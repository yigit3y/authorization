==> flow/design.v <==
module AuthorizationSystem(
    input wire clk,         
    input wire reset,       
    input wire [3:0] code,  
    input wire validate,    
    output reg auth_status  
);
    parameter CORRECT_CODE = 4'b1010; 
    always @(posedge clk or posedge reset) begin
        if (reset) begin
            auth_status <= 0; 
        end else if (validate) begin
            auth_status <= (code == CORRECT_CODE); 
        end
    end
endmodule
module GeneralManagement(
    input wire clk,
    input wire reset,
    input wire [2:0] control_signals, 
    output reg [2:0] module_status    
);
    always @(posedge clk or posedge reset) begin
        if (reset) begin
            module_status <= 3'b000; 
        end else begin
            module_status <= control_signals; 
        end
    end
endmodule
module LightingControl(
    input wire clk,
    input wire reset,
    input wire light_on,
    input wire light_dim,
    output reg [1:0] state 
);
    parameter OFF = 2'b00, DIM = 2'b01, ON = 2'b10;
    always @(posedge clk or posedge reset) begin
        if (reset)
            state <= OFF;
        else begin
            case (state)
                OFF: if (light_on) state <= ON; else if (light_dim) state <= DIM;
                DIM: if (light_on) state <= ON; else if (!light_dim) state <= OFF;
                ON: if (!light_on) state <= OFF;
            endcase
        end
    end
endmodule
module WhiteGoodsControl(
    input wire clk,
    input wire reset,
    input wire start_washer,
    input wire start_dishwasher,
    output reg washer_status,
    output reg dishwasher_status
);
    always @(posedge clk or posedge reset) begin
        if (reset) begin
            washer_status <= 0;
            dishwasher_status <= 0;
        end else begin
            washer_status <= start_washer;
            dishwasher_status <= start_dishwasher;
        end
    end
endmodule
module ClimateControl(
    input wire clk,
    input wire reset,
    input wire [7:0] temperature, 
    input wire [7:0] humidity,    
    output reg heater_on,         
    output reg cooler_on          
);
    parameter TEMP_HIGH = 8'd25;  
    parameter TEMP_LOW = 8'd18;
    always @(posedge clk or posedge reset) begin
        if (reset) begin
            heater_on <= 0;
            cooler_on <= 0;
        end else begin
            if (temperature > TEMP_HIGH)
                cooler_on <= 1;
            else
                cooler_on <= 0;
            if (temperature < TEMP_LOW)
                heater_on <= 1;
            else
                heater_on <= 0;
        end
    end
endmodule
module SafetySystem(
    input wire clk,
    input wire reset,
    input wire motion_detected,
    input wire smoke_detected,
    output reg alarm
);
    always @(posedge clk or posedge reset) begin
        if (reset)
            alarm <= 0;
        else if (motion_detected || smoke_detected)
            alarm <= 1; 
        else
            alarm <= 0; 
    end
endmodule
module HomeOasis_Top(
    input clk,
    input reset,
    input [3:0] code,
    input validate,
    input light_on,
    input light_dim,
    input start_washer,
    input start_dishwasher,
    input [7:0] temperature,
    input [7:0] humidity,
    input motion_detected,
    input smoke_detected,
    output auth_status,
    output [1:0] light_state,
    output washer_status,
    output dishwasher_status,
    output heater_on,
    output cooler_on,
    output alarm
);
    AuthorizationSystem auth_sys (
        .clk(clk),
        .reset(reset),
        .code(code),
        .validate(validate),
        .auth_status(auth_status)
    );
    LightingControl light_ctrl (
        .clk(clk),
        .reset(reset),
        .light_on(light_on),
        .light_dim(light_dim),
        .state(light_state)
    );
    WhiteGoodsControl wg_ctrl (
        .clk(clk),
        .reset(reset),
        .start_washer(start_washer),
        .start_dishwasher(start_dishwasher),
        .washer_status(washer_status),
        .dishwasher_status(dishwasher_status)
    );
    ClimateControl climate_ctrl (
        .clk(clk),
        .reset(reset),
        .temperature(temperature),
        .humidity(humidity),
        .heater_on(heater_on),
        .cooler_on(cooler_on)
    );
    SafetySystem safety_sys (
        .clk(clk),
        .reset(reset),
        .motion_detected(motion_detected),
        .smoke_detected(smoke_detected),
        .alarm(alarm)
    );
endmodule
==> Step by step through the tools: HomeOasis_Top <==
What the tools print for HomeOasis_Top, step after step.
Line numbers count from 1 in the design file above.
Cell names lack the library's common part.
{ "setup": {"top_module": "HomeOasis_Top", "clock_port": "clk", "lib": "sky130hd", "corner": "tt_025C_1v80"} }

==> Elaborated design <==
Yosys after proc, flatten, opt, wreduce and memory -nomap, before mapping. Memory bits, and registers merged into a memory's read port (data or address), are not among the register bits. Print and check cells are not counted. Equal cells are merged and count once.
{ "word_totals": {"reg_bits": 8, "latch_bits": 0, "ramBits": 0, "rom_bits": 0, "clocked_rd_ports_x_width": 0, "n_memories": 0, "input_bits": 29, "out_inout_bits": 8, "word_cells": 28} }
{ "op_classes": {"add_sub_neg": 0, "mul": 0, "div": 0, "compare": 2, "n_eq": 6, "shifts": 0, "n_mux": 9, "bitwise": 0, "n_reduce_logical": 4} }
{ "op_table": {"columns": ["operator", "n"], "rows": [
  ["2-bit two-way mux", 5],
  ["8-bit by 5-bit greater-than comparator with 1-bit output with constant B", 1],
  ["8-bit by 5-bit < comparator with 1-bit output with constant B", 1],
  ["3-bit inequality test with constant B", 2],
  ["2-bit parallel mux with 3-bit select", 1],
  ["4-bit equality test with constant B", 1],
  ["4-bit AND reduction", 1],
  ["3-bit nonzero test", 1],
  ["1-bit two-way mux", 3],
  ["2-bit by 1-bit equality test with 1-bit output with constant B", 1],
  ["2-bit equality test with constant B", 1],
  ["2-bit inequality test with constant B", 1],
  ["2-bit zero test", 1],
  ["1-bit logical OR", 1]
]} }

==> Logic depth <==
Yosys ltp: most cells in a row. Word level: on the elaborated netlist, between registers, memories and ports. Mapped: between sequential cells and ports; inverters and the memories' decode and read muxes count.
{ "depth": {"depth_word": 3, "abc_area": 0, "ltp_mapped": 5, "ltp_nobuf": 5} }

==> Netlist <==
Yosys stat after the flow's synthesis: flattened, memories mapped to cells. It holds for the ABC_AREA given above (unset counts as 0); a run with the other value may have another netlist.
Totals and module areas in this step are rounded.
{ "types": {"columns": ["type", "n", "type_area_um2"], "rows": [
  ["dfrtp_1", 8, 200.192],
  ["ha_1", 3, 37.536],
  ["nor4b_1", 2, 17.517],
  ["mux2_4", 1, 15.014],
  ["nor2b_1", 2, 12.512],
  ["inv_1", 3, 11.261],
  ["mux2_2", 1, 11.261],
  ["nand3_1", 2, 10.01],
  ["nor4bb_1", 1, 10.01],
  ["o41ai_1", 1, 8.758],
  ["nand3b_1", 1, 7.507],
  ["nor3b_1", 1, 7.507],
  ["o211ai_1", 1, 7.507],
  ["o31ai_1", 1, 7.507],
  ["or4_1", 1, 7.507],
  ["a31oi_1", 1, 6.256],
  ["and2_1", 1, 6.256],
  ["nor4_1", 1, 6.256]
]} }
Not listed: further types 5, cells in them 5.
{ "synth_totals": {"mapped_cells": 37, "area_um2": 410, "seq_area_um2": 200, "ffs": 8, "buffers": 0} }
The figures by module come from a second, unflattened synthesis with its own total; it is not the netlist above.
{ "hier_totals": {"cells_unflattened": 38, "area_unflattened_um2": 400} }
Rows give one instance, submodules left out.
{ "modules": {"columns": ["module", "instances", "n_cells", "mod_area_um2", "seq_area_um2"], "rows": [
  ["LightingControl", 1, 19, 180, 50],
  ["ClimateControl", 1, 8, 84, 50],
  ["WhiteGoodsControl", 1, 3, 54, 50],
  ["AuthorizationSystem", 1, 5, 49, 25],
  ["SafetySystem", 1, 3, 35, 25],
  ["HomeOasis_Top", 1, 0, 0.0, 0.0]
]} }

==> Path before layout <==
OpenSTA on the mapped netlist: ideal clock, no wires. The path of least setup slack (recovery checks aside). Input and output delay are each 20% of the period. Register names are those of the netlist, which keeps one name where synthesis merged equal registers.
{ "synth_timing": {"kind": "register to register", "from": "register light_ctrl.state[0]", "to": "register light_ctrl.state[0]", "tclk_ps": 2570, "setup_ps": 139, "launch_ps": 0, "arrival_time_ps": 1605, "required_ps": 2431, "slack_ps": 826, "path_delay_ps": 1744, "path_stages": 6, "path_buffers": 0, "synth_period_reached_ps": 1744} }
"path_delay_ps" is the arrival time less input delay plus setup time.
"path_stages": output pins that drive a net of the path, with the launching flip-flop's if there is one; two outputs of one cell count as two.
"synth_period_reached_ps" = period - worst setup slack (recovery checks aside). The figure is calculated, with input and output delays left at 20% of the set period.
Between the ends stands the longest chain of elaborated cells between them, by number of cells; it is not shown to be the way that was timed. Of several equally long chains one is given.
Each line given opens the expression or statement behind the cell; cells for indexed reads and writes are added by Yosys, which also makes memories of some case tables.
At most two assigning lines are given for a register; there are more.
{ "synth_between": {"cell_sequence": "dfrtp_1 -> inv_1 -> ha_1 -> mux2_4 -> nor3b_1 -> or4_1", "elab_chain_len": 3, "cells_between": 9, "cone_lines": 1, "cone_classes": "5 x eq/ne; 1 x mux; 3 x reduce/logical"} }
{ "synth_lines": {"columns": ["element", "line_no", "source"], "rows": [
  ["start, declared", 36, "output reg [1:0] state"],
  ["start, assigned", 41, "state <= OFF;"],
  ["start, assigned", 44, "OFF: if (light_on) state <= ON; else if (light_dim) state <= DIM;"],
  ["2-bit zero test", 43, "case (state)"],
  ["3-bit nonzero test", null, null],
  ["4-bit AND reduction", null, null],
  ["end, assigned", 41, null],
  ["end, assigned", 44, null],
  ["end, declared", 36, null]
]} }

==> Timing after layout <==
Path of least setup slack in the final report of stored run 2 (OpenROAD, finished layout, wires in). Where an end is a register, its clock arrival counts in the times.
The path's times are printed in steps of 10 ps; the period is the one set.
{ "layout_timing": {"kind": "register to register", "from": "register light_ctrl.state[0]", "to": "register light_ctrl.state[0]", "tclk_ps": 961, "setup_ps": 130, "launch_ps": 240, "arrival_time_ps": 1740, "required_ps": 1070, "slack_ps": -670, "path_stages": 6, "path_buffers": 0} }
Between the ends stands the longest chain of elaborated cells between them, by number of cells; it is not shown to be the way that was timed. Of several equally long chains one is given.
At most two assigning lines are given for a register; there are more.
{ "layout_between": {"cell_sequence": "dfrtp_1 -> inv_2 -> ha_4 -> mux2_4 -> nor3b_4 -> or4_1", "elab_chain_len": 3, "cells_between": 9, "cone_lines": 1, "cone_classes": "5 x eq/ne; 1 x mux; 3 x reduce/logical"} }
{ "layout_lines": {"columns": ["element", "line_no", "source"], "rows": [
  ["start, declared", 36, "output reg [1:0] state"],
  ["start, assigned", 41, "state <= OFF;"],
  ["start, assigned", 44, "OFF: if (light_on) state <= ON; else if (light_dim) state <= DIM;"],
  ["2-bit zero test", 43, "case (state)"],
  ["3-bit nonzero test", null, null],
  ["4-bit AND reduction", null, null],
  ["end, assigned", 41, null],
  ["end, assigned", 44, null],
  ["end, declared", 36, null]
]} }

==> results <==
Stored flow runs of HomeOasis_Top (2 of them; Yosys, OpenROAD, sky130hd). They differ in their settings and are not a sequence. Constraints: input delay and output delay 20% of the set period each, output load 0.01 pF.
"period achieved" is the run's clock period less its worst setup slack. It is reckoned from that one timing run; input and output delays stay at 20% of the period that was set.
"worst setup path time": the worst setup path's part of the clock period (all of it between registers, 20% less for each end at a port) less its slack. A launch clock that arrives late makes it longer, a capture clock that arrives late makes it shorter.
"total power after layout" rests on the timing tool's default activity at the inputs, not on a simulated workload.
"worst setup path time" is known to 10 ps.
The results are shown rounded.

==> stored run 1: settings <==
{ "period_ns": 2.92, "CORE_UTILIZATION": 62, "SETUP_SLACK_MARGIN": 0.46, "PLACE_DENSITY_LB_ADDON": 0.16, "TNS_END_PERCENT": 65, "GPL_TIMING_DRIVEN": 1, "CAP_MARGIN": 10, "MIN_ROUTING_LAYER": "met1", "CORE_MARGIN": 2, "SLEW_MARGIN": 20 }
==> stored run 1: results <==
unfinished; error PDN-0185 in floorplanning

==> stored run 2: settings <==
{ "period_ns": 0.961, "CORE_UTILIZATION": 33, "HOLD_SLACK_MARGIN": 0.03, "CAP_MARGIN": 25, "SLEW_MARGIN": 0, "CORE_MARGIN": 2 }
==> stored run 2: results <==
post-layout utilization: 74 %
worst setup path time: 1630 ps
kind of the worst setup path: register to register
summed negative setup slack: -1500 ps
worst setup slack after layout: -670 ps
period achieved: 1626 ps
mapped cell area after synthesis: 410 µm²
total power after layout: 1800 uW
die footprint: 1600 µm²
standard-cell area of the final layout: 850 µm²
